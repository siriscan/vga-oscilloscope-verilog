==> flow/design.v <==
module oscilloscope(
    input clk,
    input rst,
    output reg convstb,
    output reg hsync,
    output reg vsync,
    input busy,
    output reg csb,
    output reg rdb,
    input [7:0] db,
    output [3:0] red,
    output [3:0] blue,
    output [3:0] green
    );
    reg [7:0] buffer[479:0];  
    reg [7:0] buffer_count = 8'b0;
    parameter CONVSTB_PULSE = 3;
    parameter CONVSTB2BUSY_DELAY = 3;
    parameter  CONVERT_TIME = 450;
    parameter CS_START = CONVERT_TIME;
    parameter CS_TIME = 40;
    parameter CS_TOTAL_TIME = CS_TIME + CONVERT_TIME;
    parameter WRITE_DELAY = 1;
    parameter TOTAL_TIME = 500;
    reg [12:0] c_counter;  
    parameter H_SYNC_CYCLES = 96;        
    parameter H_BACK_PORCH = 48;        
    parameter H_ACTIVE_VIDEO = 640;     
    parameter H_FRONT_PORCH = 16;       
    parameter H_TOTAL_CYCLES = 800;     
    parameter H_VISIBLE_START = H_BACK_PORCH;
    parameter H_VISIBLE_END = H_BACK_PORCH + H_ACTIVE_VIDEO;
    parameter V_SYNC_CYCLES = 2;        
    parameter V_BACK_PORCH = 29;        
    parameter V_ACTIVE_VIDEO = 480;     
    parameter V_FRONT_PORCH = 10;       
    parameter V_TOTAL_LINES = 521;      
    parameter V_VISIBLE_START = V_BACK_PORCH;
    parameter V_VISIBLE_END = V_BACK_PORCH + V_ACTIVE_VIDEO;
    reg [9:0] h_counter;   
    reg [9:0] v_counter;  
    reg [1:0] pixel_clk_div;  
    wire pixel_clk = (pixel_clk_div == 2'b11);
        always @(posedge clk or posedge rst) begin
            if (rst) begin
                c_counter <= 13'd0;
            end else begin
                if (c_counter == TOTAL_TIME - 1)
                    c_counter <= 13'd0;
                else
                    c_counter <= c_counter + 1'b1;
            end
        end
    always @(posedge clk or posedge rst) begin
        if (rst) begin
            convstb <= 1'b1;
        end else begin
            if (c_counter < CONVSTB_PULSE) begin
                convstb <= 1'b0;  
            end else begin
                convstb <= 1'b1;  
            end
        end
    end
    always @(posedge clk or posedge rst) begin
        if (rst) begin
            rdb <= 1'b1;
            csb <= 1'b1;
        end else begin
            if (c_counter>=CS_START && c_counter < CS_TOTAL_TIME && ~busy) begin
                rdb <= 1'b0;
                csb <= 1'b0;  
           end else begin
                rdb <= 1'b1;
                csb <= 1'b1;  
           end
        end
    end 
    always @(posedge clk) begin
        if (~rst) begin
            if ( c_counter>=CS_START+WRITE_DELAY && c_counter < CS_TOTAL_TIME+WRITE_DELAY && ~busy ) begin
                buffer[buffer_count] <= db;
                buffer_count <= buffer_count + 9'b1;
            end
        end
    end
    always @(posedge clk or posedge rst) begin
        if (rst) begin
            h_counter <= 10'd0;
            pixel_clk_div <= 2'd0;
        end else begin
            pixel_clk_div <= pixel_clk_div + 1'b1;
            if (pixel_clk) begin
                if (h_counter == H_TOTAL_CYCLES - 1)
                    h_counter <= 10'd0;
                else
                    h_counter <= h_counter + 1'b1;
            end
        end
    end
    always @(posedge clk or posedge rst) begin
        if (rst) begin
            hsync <= 1'b0;
        end else begin
            if (h_counter < H_SYNC_CYCLES)
                hsync <= 1'b0;  
            else
                hsync <= 1'b1;  
        end
    end
    always @(posedge clk or posedge rst) begin
        if (rst) begin
            v_counter <= 10'd0;
        end else begin
            if (pixel_clk) begin
                if (h_counter == H_TOTAL_CYCLES - 1) begin
                    if (v_counter == V_TOTAL_LINES - 1)
                        v_counter <= 10'd0;
                    else
                        v_counter <= v_counter + 1'b1;
                end
            end
        end
    end
    always @(posedge clk or posedge rst) begin
        if (rst) begin
            vsync <= 1'b0;
        end else begin
            if (v_counter < V_SYNC_CYCLES)
                vsync <= 1'b0;  
            else
                vsync <= 1'b1;  
        end
    end
    reg [3:0] r, g, b;
    initial begin
        r = 4'h0;
        g = 4'h0;
        b = 4'h0;
    end 
    wire [9:0] x = h_counter - H_VISIBLE_START;
    wire [9:0] y = v_counter - V_VISIBLE_START;
    always @(*) begin
        r = 4'h0; 
        g = 4'h0;
        b = 4'h0;
        if (h_counter >= H_VISIBLE_START && h_counter < H_VISIBLE_END && v_counter >= V_VISIBLE_START && v_counter < V_VISIBLE_END) begin
            if (y == buffer[buffer_count]) begin  
                r = 4'hF; 
                g = 4'hF; 
                b = 4'hF; 
            end
        end
    end
    assign red = (x < H_ACTIVE_VIDEO && y < V_ACTIVE_VIDEO) ? r : 4'h0;
    assign green = (x < H_ACTIVE_VIDEO && y < V_ACTIVE_VIDEO) ? g : 4'h0;
    assign blue = (x < H_ACTIVE_VIDEO && y < V_ACTIVE_VIDEO) ? b : 4'h0;
endmodule
# Reports on oscilloscope
# Tool output for the design above, in the order of the flow.
# Lines are those of the file above, counted from 1.
# Cell names lack the library's common part.
# Not given: --
dict set report inputs {
  design {oscilloscope}
  clk_port {clk}
  cell_library {sky130hd}
  lib_corner {tt_025C_1v80}
}

# Word-level counts
# Yosys after proc, flatten, opt, wreduce and memory -nomap, before mapping. Enables and synchronous resets that opt folds into registers are not counted as muxes. Memory bits, and registers merged into a memory's read port (data or address), are not among the register bits. Print and check cells are not counted. Equal cells are merged and count once.
# Yosys's memory passes give these memory sizes; they may raise the number of words (mostly to a power of two), join words into wider ones and drop unused or constant bits.
dict set report op_classes {
  cmp 13
  bitwise 2
  reduce_logical 10
  add_sub_neg 7
  muxes 16
  eq_ne 5
}
# operator n
set op_table {}
lappend op_table {{13-bit by 9-bit greater-or-equal comparator with 1-bit output with constant B} 2}
lappend op_table {{13-bit by 9-bit < comparator with 1-bit output with constant B} 2}
lappend op_table {{10-bit by 1-bit adder with 10-bit output with constant B} 2}
lappend op_table {{10-bit < comparator with constant B} 2}
lappend op_table {{10-bit equality test with constant B} 2}
lappend op_table {{10-bit by 9-bit < comparator with 1-bit output with constant B} 2}
lappend op_table {{10-bit 2-to-1 mux} 2}
lappend op_table {{9-bit 2-to-1 mux} 2}
lappend op_table {{8-bit 2-to-1 mux} 2}
lappend op_table {{13-bit by 1-bit adder with 13-bit output with constant B} 1}
lappend op_table {{13-bit by 2-bit < comparator with 1-bit output with constant B} 1}
lappend op_table {{13-bit by 9-bit equality test with 1-bit output with constant B} 1}
lappend op_table {{13-bit 2-to-1 mux} 1}
lappend op_table {{4-bit 2-to-1 mux} 3}
lappend op_table {{10-bit by 2-bit < comparator with 1-bit output with constant B} 1}
lappend op_table {{10-bit by 5-bit subtractor with 10-bit output with constant B} 1}
lappend op_table {{10-bit by 5-bit greater-or-equal comparator with 1-bit output with constant B} 1}
lappend op_table {{10-bit by 6-bit subtractor with 10-bit output with constant B} 1}
lappend op_table {{10-bit by 6-bit greater-or-equal comparator with 1-bit output with constant B} 1}
lappend op_table {{10-bit by 7-bit < comparator with 1-bit output with constant B} 1}
lappend op_table {{10-bit by 8-bit equality test with 1-bit output} 1}
lappend op_table {{1-bit logical AND} 8}
lappend op_table {{8-bit by 1-bit adder with 8-bit output with constant B} 1}
lappend op_table {{1-bit 2-to-1 mux} 6}
lappend op_table {{2-bit AND reduction} 2}
lappend op_table {{1-bit NOT} 2}
lappend op_table {{2-bit by 1-bit adder with 2-bit output with constant B} 1}
lappend op_table {{2-bit equality test with constant B} 1}
dict set report bits {
  mem_count 1
  ram_bits 3840
  elab_cells 63
  regBits 47
}
# name size width read_ports write_ports line_no
set memory_table {}
lappend memory_table {buffer 480 8 1 1 15} ;# reg [7:0] buffer[479:0];

# Logic depth
# Yosys ltp: most cells in a row. Word level: on the elaborated netlist, between registers, memories and ports. Mapped: between sequential cells and ports; inverters and the memories' decode and read muxes count.
dict set report depth {
  depth_word 6
  abc_area 0
  depth_mapped 18
}

# Netlist
# Source: synth_stat.txt of the flow (Yosys; design flattened, memories mapped). It holds for the ABC_AREA given above (unset counts as 0); a run with the other value may have another netlist.
dict set report synth_totals {
  stdcells 4019
  ffs 2095
  synth_area_um2 82130.0
}
# cell_type n
set types {}
lappend types {edfxtp_1 2056}
lappend types {mux4_2 469}
lappend types {mux2i_1 191}
lappend types {nor2_1 307}
lappend types {a22oi_1 134}
lappend types {dfrtp_1 37}
lappend types {nand2_1 121}
lappend types {a21oi_1 81}
lappend types {buf_2 80}
lappend types {buf_4 51}
lappend types {clkbuf_1 84}
lappend types {nand3_1 47}
lappend types {xnor2_1 25}
lappend types {a221oi_1 21}
lappend types {ha_1 13}
lappend types {nor3_1 32}
lappend types {buf_6 13}
lappend types {o21ai_0 27}
# Not listed: further types 45, cells in them 230.

# Timing after synthesis
# Path of least setup slack by OpenSTA after synthesis, without wires, with an ideal clock, recovery checks aside; 20% of the period is set as input and as output delay. Where synthesis merged equal registers, the netlist keeps one of their names.
dict set report synth_timing {
  path_type {register -> output}
  startpoint {reg buffer_count[0]}
  endpoint {out blue[1]}
  slack_ns 5.222
  t_first_pin_ns 0.000
  t_arrival_ns 3.818
  path_delay_ns 3.818
  path_buffers 6
  clock_period_ns 11.3
  output_delay_ns 2.260
  stages 15
  period_less_setup_slack_ns 6.078
}
# "path_delay_ns" is the arrival time less input delay plus setup time.
# At an output port there is no setup time.
# "stages" counts driving pins, that of a launching flip-flop among them; a cell with two outputs on the path counts twice.
# "period_less_setup_slack_ns" = period - worst setup slack (recovery checks aside). The figure is calculated, with input and output delays left at 20% of the set period.
# Between the ends stands the longest chain of elaborated cells between them, by number of cells; it is not shown to be the way that was timed. Of several equally long chains one is given.
# Each line given opens the expression or statement behind the cell; cells for indexed reads and writes are added by Yosys, which also makes memories of some case tables.
# A memory read counts as a cell of the chain, while the word-level depth stops at memories.
dict set report synth_between {
  path_cell_list {edfxtp_1 > buf_6 > buf_6 > buf_6 > buf_6 > buf_2 > mux4_2 > mux4_2 > a22oi_1 > a21oi_1 > nor4_1 > xnor2_1 > nand4_1 > nor3_2 > buf_4}
  elab_chain_len 5
  cone_cells 5
}
# item line_no
set synth_lines {}
lappend synth_lines {{start, declared} 16} ;# reg [7:0] buffer_count = 8'b0;
lappend synth_lines {{start, assigned} 83} ;# buffer_count <= buffer_count + 9'b1;
lappend synth_lines {{memory 480 x 8 bit} 15} ;# reg [7:0] buffer[479:0];
lappend synth_lines {{10-bit by 8-bit equality test with 1-bit output} 148} ;# if (y == buffer[buffer_count]) begin
lappend synth_lines {{4-bit 2-to-1 mux} 148}
lappend synth_lines {{4-bit 2-to-1 mux} 147} ;# if (h_counter >= H_VISIBLE_START && h_counter < H_VISIBLE_END && v_counter >= V_VISIBLE_START && v_counter < V ...
lappend synth_lines {{4-bit 2-to-1 mux} 157} ;# assign blue = (x < H_ACTIVE_VIDEO && y < V_ACTIVE_VIDEO) ? b : 4'h0;
lappend synth_lines {{end, declared} 12} ;# output [3:0] blue,
# Some nets on the timed path still bear RTL names; the line given drives or declares the net.
# signal line_no
set synth_nets {}
lappend synth_nets {blue[0] 157}

# Timing after layout
# Path of least setup slack in the final report of flow run A (OpenROAD, finished layout, wires in). Where an end is a register, its clock arrival counts in the times.
dict set report layout_timing {
  path_type {register -> output}
  startpoint {reg buffer_count[0]}
  endpoint {out blue[2]}
  path_buffers 10
  output_delay_ns 0.82
  clock_period_ns 4.1
  slack_ns -1.81
  stages 19
  t_arrival_ns 5.09
  t_first_pin_ns 0.90
}
# Between the ends stands the longest chain of elaborated cells between them, by number of cells; it is not shown to be the way that was timed. Of several equally long chains one is given.
# A memory read counts as a cell of the chain, while the word-level depth stops at memories.
dict set report layout_between {
  path_cell_list {edfxtp_1 > buf_12 > buf_12 > buf_12 > buf_16 > buf_4 > mux4_2 > mux4_2 > a22oi_2 > a21oi_2 > nor4_2 > buf_4 > xnor2_2 > nand4_1 > nor3_4 > buf_12 > buf_12 > buf_16 > buf_6}
  elab_chain_len 5
  cone_cells 5
}
# item line_no
set layout_lines {}
lappend layout_lines {{start, declared} 16} ;# reg [7:0] buffer_count = 8'b0;
lappend layout_lines {{start, assigned} 83} ;# buffer_count <= buffer_count + 9'b1;
lappend layout_lines {{memory 480 x 8 bit} 15} ;# reg [7:0] buffer[479:0];
lappend layout_lines {{10-bit by 8-bit equality test with 1-bit output} 148} ;# if (y == buffer[buffer_count]) begin
lappend layout_lines {{4-bit 2-to-1 mux} 148}
lappend layout_lines {{4-bit 2-to-1 mux} 147} ;# if (h_counter >= H_VISIBLE_START && h_counter < H_VISIBLE_END && v_counter >= V_VISIBLE_START && v_counter < V ...
lappend layout_lines {{4-bit 2-to-1 mux} 157} ;# assign blue = (x < H_ACTIVE_VIDEO && y < V_ACTIVE_VIDEO) ? b : 4'h0;
lappend layout_lines {{end, declared} 12} ;# output [3:0] blue,

# Below are 2 stored runs of the flow (Yosys, OpenROAD; platform sky130hd) on oscilloscope, each with its settings and what was measured, unordered. Constraints: input delay and output delay 20% of the set period each, output load 0.01 pF.
# "clock_period_reached_ns" means the clock period less the worst setup slack. The figure is calculated, with input and output delays left at 20% of the set period.
# "critical_path_time_ns" means the part of the period allowed to the worst setup path (the constraints hold back 20% at inputs and 20% at outputs) less its slack; where the path has registers, the arrival times of their clocks count too.
run="flow run A" settings period_ns=4.1 CORE_UTILIZATION=21 SETUP_SLACK_MARGIN=0.31 CELL_PAD_IN_SITES_GLOBAL_PLACEMENT=3 CELL_PAD_IN_SITES_DETAIL_PLACEMENT=1 GPL_ROUTABILITY_DRIVEN=0 CAP_MARGIN=30 MIN_ROUTING_LAYER="met1" MAX_ROUTING_LAYER="met4" CORE_MARGIN=2 SLEW_MARGIN=20
run="flow run A" results design.die.area_um2=396113.0 critical_path_time_ns=5.09 worst_path_kind="register -> output" timing.hold.ws_ns=0.422 finish.utilization_pct=26.8 final_setup_ws_ns=-1.808 clock_period_reached_ns=5.908 synthesis_area_um2=82130.0
run="flow run B" settings period_ns=6.27 CORE_UTILIZATION=25 SETUP_SLACK_MARGIN=-0.28 PLACE_DENSITY_LB_ADDON=0.27 CELL_PAD_IN_SITES_GLOBAL_PLACEMENT=3 GPL_TIMING_DRIVEN=1 SLEW_MARGIN=15 MIN_ROUTING_LAYER="met2" CAP_MARGIN=20 CORE_MARGIN=2
run="flow run B" results design.die.area_um2=333119.0 critical_path_time_ns=5.39 worst_path_kind="register -> output" timing.hold.ws_ns=0.424 finish.utilization_pct=30.6 final_setup_ws_ns=-0.378 clock_period_reached_ns=6.648 synthesis_area_um2=82130.0
